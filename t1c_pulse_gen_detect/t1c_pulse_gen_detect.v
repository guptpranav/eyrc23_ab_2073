==> flow/design.v <==
module t1c_pulse_gen_detect (
    input clk_50M, reset, echo_rx,
    output reg trigger, out,
    output reg [21:0] pulses,
    output reg [1:0] state
);
initial begin
    trigger = 0; out = 0; pulses = 0; state = 0;
end
parameter WARMUP = 0, TRIGGER = 1, MEASURE = 2, RESULT = 3;
reg [2:0] current_state = WARMUP;
reg [1:0] since_reset = 0;
reg [21:0] counter = 0;
always @(posedge clk_50M) begin
    state <= current_state;
	if (reset) begin
        trigger <= 0;
        out <= 0;
        counter <= 0;
        pulses <= 0;
		since_reset <= 0;
        current_state <= WARMUP;
    end else begin
		counter <= 0;
        case (current_state)
            WARMUP: begin
                if(!reset) begin
                    if (counter < 49-(since_reset>1 ? 1:since_reset)) begin
                        counter <= counter + 1;
                    end else begin
                        counter <= 0;
                        current_state <= TRIGGER;
						since_reset <= since_reset + 1;
                    end
                end else current_state <= WARMUP;
            end
            TRIGGER: begin
                if(!reset) begin
                    if (counter < 500) begin
                        trigger <= 1;
                        counter <= counter + 1;
                    end else begin
                        trigger <= 0;
                        counter <= 0;
						if (echo_rx) pulses <= pulses + 1;
                        current_state <= MEASURE;
                    end
                end else current_state <= WARMUP;
            end
            MEASURE: begin
                if(!reset) begin
                    if (counter < 49999) begin
                        counter <= counter + 1;
                        if (echo_rx) pulses <= pulses + 1;
                    end else begin
                        if (echo_rx) pulses <= pulses + 1;
						if (pulses == 29410) out <= 1;
                        counter <= 0;
                        current_state <= RESULT;
                    end
                end
                else current_state <= WARMUP;
            end
            RESULT: begin
                if(!reset) begin
                    if (pulses == 29410) out <= 1;
                    counter <= 0;
					pulses <= 0;
                end
                current_state <= WARMUP;
            end
        endcase
    end
end
endmodule
-- Step by step through the tools: t1c_pulse_gen_detect
The steps from the RTL of t1c_pulse_gen_detect to its reports follow in flow order.
Lines are those of the file above, counted from 1.
Operators carry their Yosys type and port widths (W data, S select, Z words).
Cell names lack the library's common part.
Not given: -
- design top: t1c_pulse_gen_detect
- clock input: clk_50M
- standard-cell library: sky130hd
- library corner: tt_025C_1v80

-- After elaboration
Yosys after proc, flatten, opt, wreduce and memory -nomap, before mapping. Memory bits, and registers merged into a memory's read port (data or address), are not among the register bits. Print and check cells are not counted. Equal cells are merged and count once.
- noted $lt $le $gt $ge: 4
- reduce/logical cells at 8
- bitwise logic cells: 1
- noted add/subtract/negate cells: 4
- equal/unequal tests: 7
- multiplexer cells: 16
- operators by type and width (operator ; count):
    $pmux W22 S3 ; 2
    $mux W22 ; 5
    $add A22 B1 Y22 const B ; 2
    $lt A22 B32 Y1 ; 1
    $eq A22 B15 Y1 const B ; 1
    $lt A22 B16 Y1 const B ; 1
    $lt A22 B9 Y1 const B ; 1
    $pmux W3 S4 ; 1
    $mux W3 ; 3
    $sub A6 B2 Y7 const A ; 1
    $ne A2 B2 Y1 const B ; 3
    $reduce_and A2 Y1 ; 3
    $eq A3 B2 Y1 const B ; 2
    $reduce_and A4 Y1 ; 1
    $reduce_bool A4 Y1 ; 1
    $eq A3 B1 Y1 const B ; 1
    $logic_not A3 Y1 ; 1
    $reduce_bool A3 Y1 ; 1
    $mux W1 ; 3
    $add A2 B1 Y2 const B ; 1
    $gt A2 B1 Y1 const B ; 1
    $reduce_bool A2 Y1 ; 1
    $pmux W1 S2 ; 1
    $mux W2 ; 1
    $not A1 Y1 ; 1
- input port bits: 3
- cells after elaboration at 47
- flip-flop bits (word level) at 53
- noted output and inout port bits: 26

-- Longest topological paths
Depth = most cells in a row (Yosys ltp): at word level without a register or memory, in the mapped netlist without a sequential cell, where the memories' decode and read muxes count.
- depth after elaboration: 6
- ABC_AREA at 0
- noted depth in mapped cells: 10
- noted depth with buffers taken out: 9

-- Synthesis result
The flow's flattened synthesis, as Yosys stat reports it; memories are mapped. The netlist is that of the ABC_AREA named above (0 if unset); the other value can give another one.
The area totals of this step are shown rounded.
- cell types (cell type ; count ; total area (sq um)):
    dfxtp_1 ; 52 ; 1.04E+03
    ha_1 ; 11 ; 137.632
    nor2_1 ; 36 ; 135.13
    a21oi_1 ; 23 ; 115.11
    xnor2_1 ; 9 ; 78.826
    xor2_1 ; 9 ; 78.826
    or4_1 ; 10 ; 75.072
    o31ai_1 ; 9 ; 67.565
    or3_1 ; 10 ; 62.56
    inv_1 ; 16 ; 60.058
    nand3_1 ; 12 ; 60.058
    nand2_1 ; 15 ; 56.304
    o21ai_0 ; 11 ; 55.053
    nor3_1 ; 9 ; 45.043
    nand4_1 ; 7 ; 43.792
    o31ai_4 ; 2 ; 42.541
    a2111oi_4 ; 1 ; 27.526
    nor4_2 ; 2 ; 25.024
Other cell types: 24; their cells: 37.
- noted mapped area: 2504 sq um
- flip-flop cells at 52
- noted sequential part of the area: 1041 sq um
- noted standard cells after synthesis: 281
- noted buffers: 5

-- Worst setup path after synthesis
OpenSTA on the mapped netlist: ideal clock, no wires. The path of least setup slack (recovery checks aside). Input and output delay are each 20% of the period. Register names are those of the netlist, which keeps one name where synthesis merged equal registers.
- kind: reg2reg
- start: register since_reset[1]
- end: register current_state[0]
- noted buffers on the path: 0
- noted slack: -15 ps
- delay of the path: 1945 ps
- arrival at 1826 ps
- data required time at 1811 ps
- driving pins on the path at 10
- setup time: 119 ps
- launch time at the first pin at 0 ps
- noted clock period: 1930 ps
- noted period reached after synthesis: 1945 ps
"delay of the path" is the arrival time less input delay plus setup time.
"driving pins on the path" counts driving pins, that of a launching flip-flop among them; a cell with two outputs on the path counts twice.
"period reached after synthesis" = period - worst setup slack (recovery checks aside). The figure is calculated, with input and output delays left at 20% of the set period.
Between the ends stands the longest chain of elaborated cells between them, by number of cells; it is not shown to be the way that was timed. Of several equally long chains one is given.
A line is the first line of the expression or statement that the cell stems from. Yosys adds cells for indexed reads and writes and turns some case tables into memories.
A register here has more assigning lines than the two given.
- path through: dfxtp_1 > inv_1 > ha_1 > nand2_1 > ha_1 > inv_1 > o211ai_1 > a2111oi_4 > nor3_1 > o221a_2
- length of the longest elaborated chain at 6
- elaborated cells on any way between the ends at 8
- RTL lines with such cells: 2
- those cells by class: add/sub (1); compare (2); eq/ne (1); mux (3); reduce/logical (1)
- ends and longest elaborated chain, post-synthesis (element ; line ; source):
    start, declared ; 12 ; reg [1:0] since_reset = 0;
    start, assigned ; 21 ; since_reset <= 0;
    start, assigned ; 33 ; since_reset <= since_reset + 1;
    $gt A2 B1 Y1 ; 28 ; if (counter < 49-(since_reset>1 ? 1:since_reset)) begin
    $mux W2 ; 28 ;
    $sub A6 B2 Y7 ; 28 ;
    $lt A22 B32 Y1 ; 28 ;
    $mux W3 ; 28 ;
    $pmux W3 S4 ; 25 ; case (current_state)
    end, assigned ; 22 ; current_state <= WARMUP;
    end, assigned ; 32 ; current_state <= TRIGGER;
    end, declared ; 11 ; reg [2:0] current_state = WARMUP;

-- Path in the finished layout
From the final timing report of stored run 1: the path of least setup slack in the routed layout; clock arrival at registers is part of the times.
The path's times are printed in steps of 10 ps; the period is the one set.
- kind: reg2reg
- start: register since_reset[1]
- end: register current_state[0]
- arrival at 2190 ps
- launch time at the first pin at 310 ps
- setup time: 100 ps
- noted slack: 10 ps
- driving pins on the path at 11
- data required time at 2200 ps
- noted buffers on the path: 1
- noted clock period: 1990 ps
Between the ends stands the longest chain of elaborated cells between them, by number of cells; it is not shown to be the way that was timed. Of several equally long chains one is given.
A register here has more assigning lines than the two given.
- path through: dfxtp_2 > inv_2 > ha_4 > nand2_4 > ha_4 > nor3_4 > o211ai_1 > a2111oi_4 > buf_4 > nor3_2 > o221a_2
- length of the longest elaborated chain at 6
- elaborated cells on any way between the ends at 8
- RTL lines with such cells: 2
- those cells by class: add/sub (1); compare (2); eq/ne (1); mux (3); reduce/logical (1)
- ends and longest elaborated chain, post-layout (element ; line ; source):
    start, declared ; 12 ; reg [1:0] since_reset = 0;
    start, assigned ; 21 ; since_reset <= 0;
    start, assigned ; 33 ; since_reset <= since_reset + 1;
    $gt A2 B1 Y1 ; 28 ; if (counter < 49-(since_reset>1 ? 1:since_reset)) begin
    $mux W2 ; 28 ;
    $sub A6 B2 Y7 ; 28 ;
    $lt A22 B32 Y1 ; 28 ;
    $mux W3 ; 28 ;
    $pmux W3 S4 ; 25 ; case (current_state)
    end, assigned ; 22 ; current_state <= WARMUP;
    end, assigned ; 32 ; current_state <= TRIGGER;
    end, declared ; 11 ; reg [2:0] current_state = WARMUP;

Appendix: measured runs

Stored flow runs of t1c_pulse_gen_detect (2 of them; Yosys, OpenROAD, sky130hd). They differ in their settings and are not a sequence. Constraints: input delay and output delay 20% of the set period each, output load 0.01 pF.
By "period achieved" is meant the clock period of the run minus its worst setup slack. This is arithmetic on one report: input and output delays are still those of the set period (20% each).
By "time of the worst setup path" is meant the share of the clock period that the worst setup path is allowed (20% is reserved at inputs, 20% at outputs), minus its slack. Clock arrival times at its registers enter into it.
"time of the worst setup path" is given in steps of 10 ps.
Measured values are rounded.

Stored run 1
Settings were period_ns = 1.99; CORE_UTILIZATION = 33; CAP_MARGIN = 20; CORE_MARGIN = 2; SLEW_MARGIN = 20
- noted the time of the worst setup path: 1980 ps
- worst path kind: reg2reg
- period achieved: 1980 ps
- utilization at 48.9%
- synthesis area at 2504 sq um
- overall die area: 8299 sq um
- worst setup slack after layout: 10 ps
- standard-cell area of the final layout at 3566 sq um

Stored run 2
Settings were period_ns = 2.44; CORE_UTILIZATION = 27; PLACE_DENSITY_LB_ADDON = 0.07; CORE_ASPECT_RATIO = 0.78; CTS_CLUSTER_SIZE = 21; SLEW_MARGIN = 35; MIN_ROUTING_LAYER = met1; CAP_MARGIN = 20; CORE_MARGIN = 2
- noted the time of the worst setup path: 2190 ps
- worst path kind: reg2reg
- period achieved: 2190 ps
- utilization at 34.9%
- synthesis area at 2504 sq um
- overall die area: 10060 sq um
- worst setup slack after layout: 250 ps
- standard-cell area of the final layout at 3197 sq um
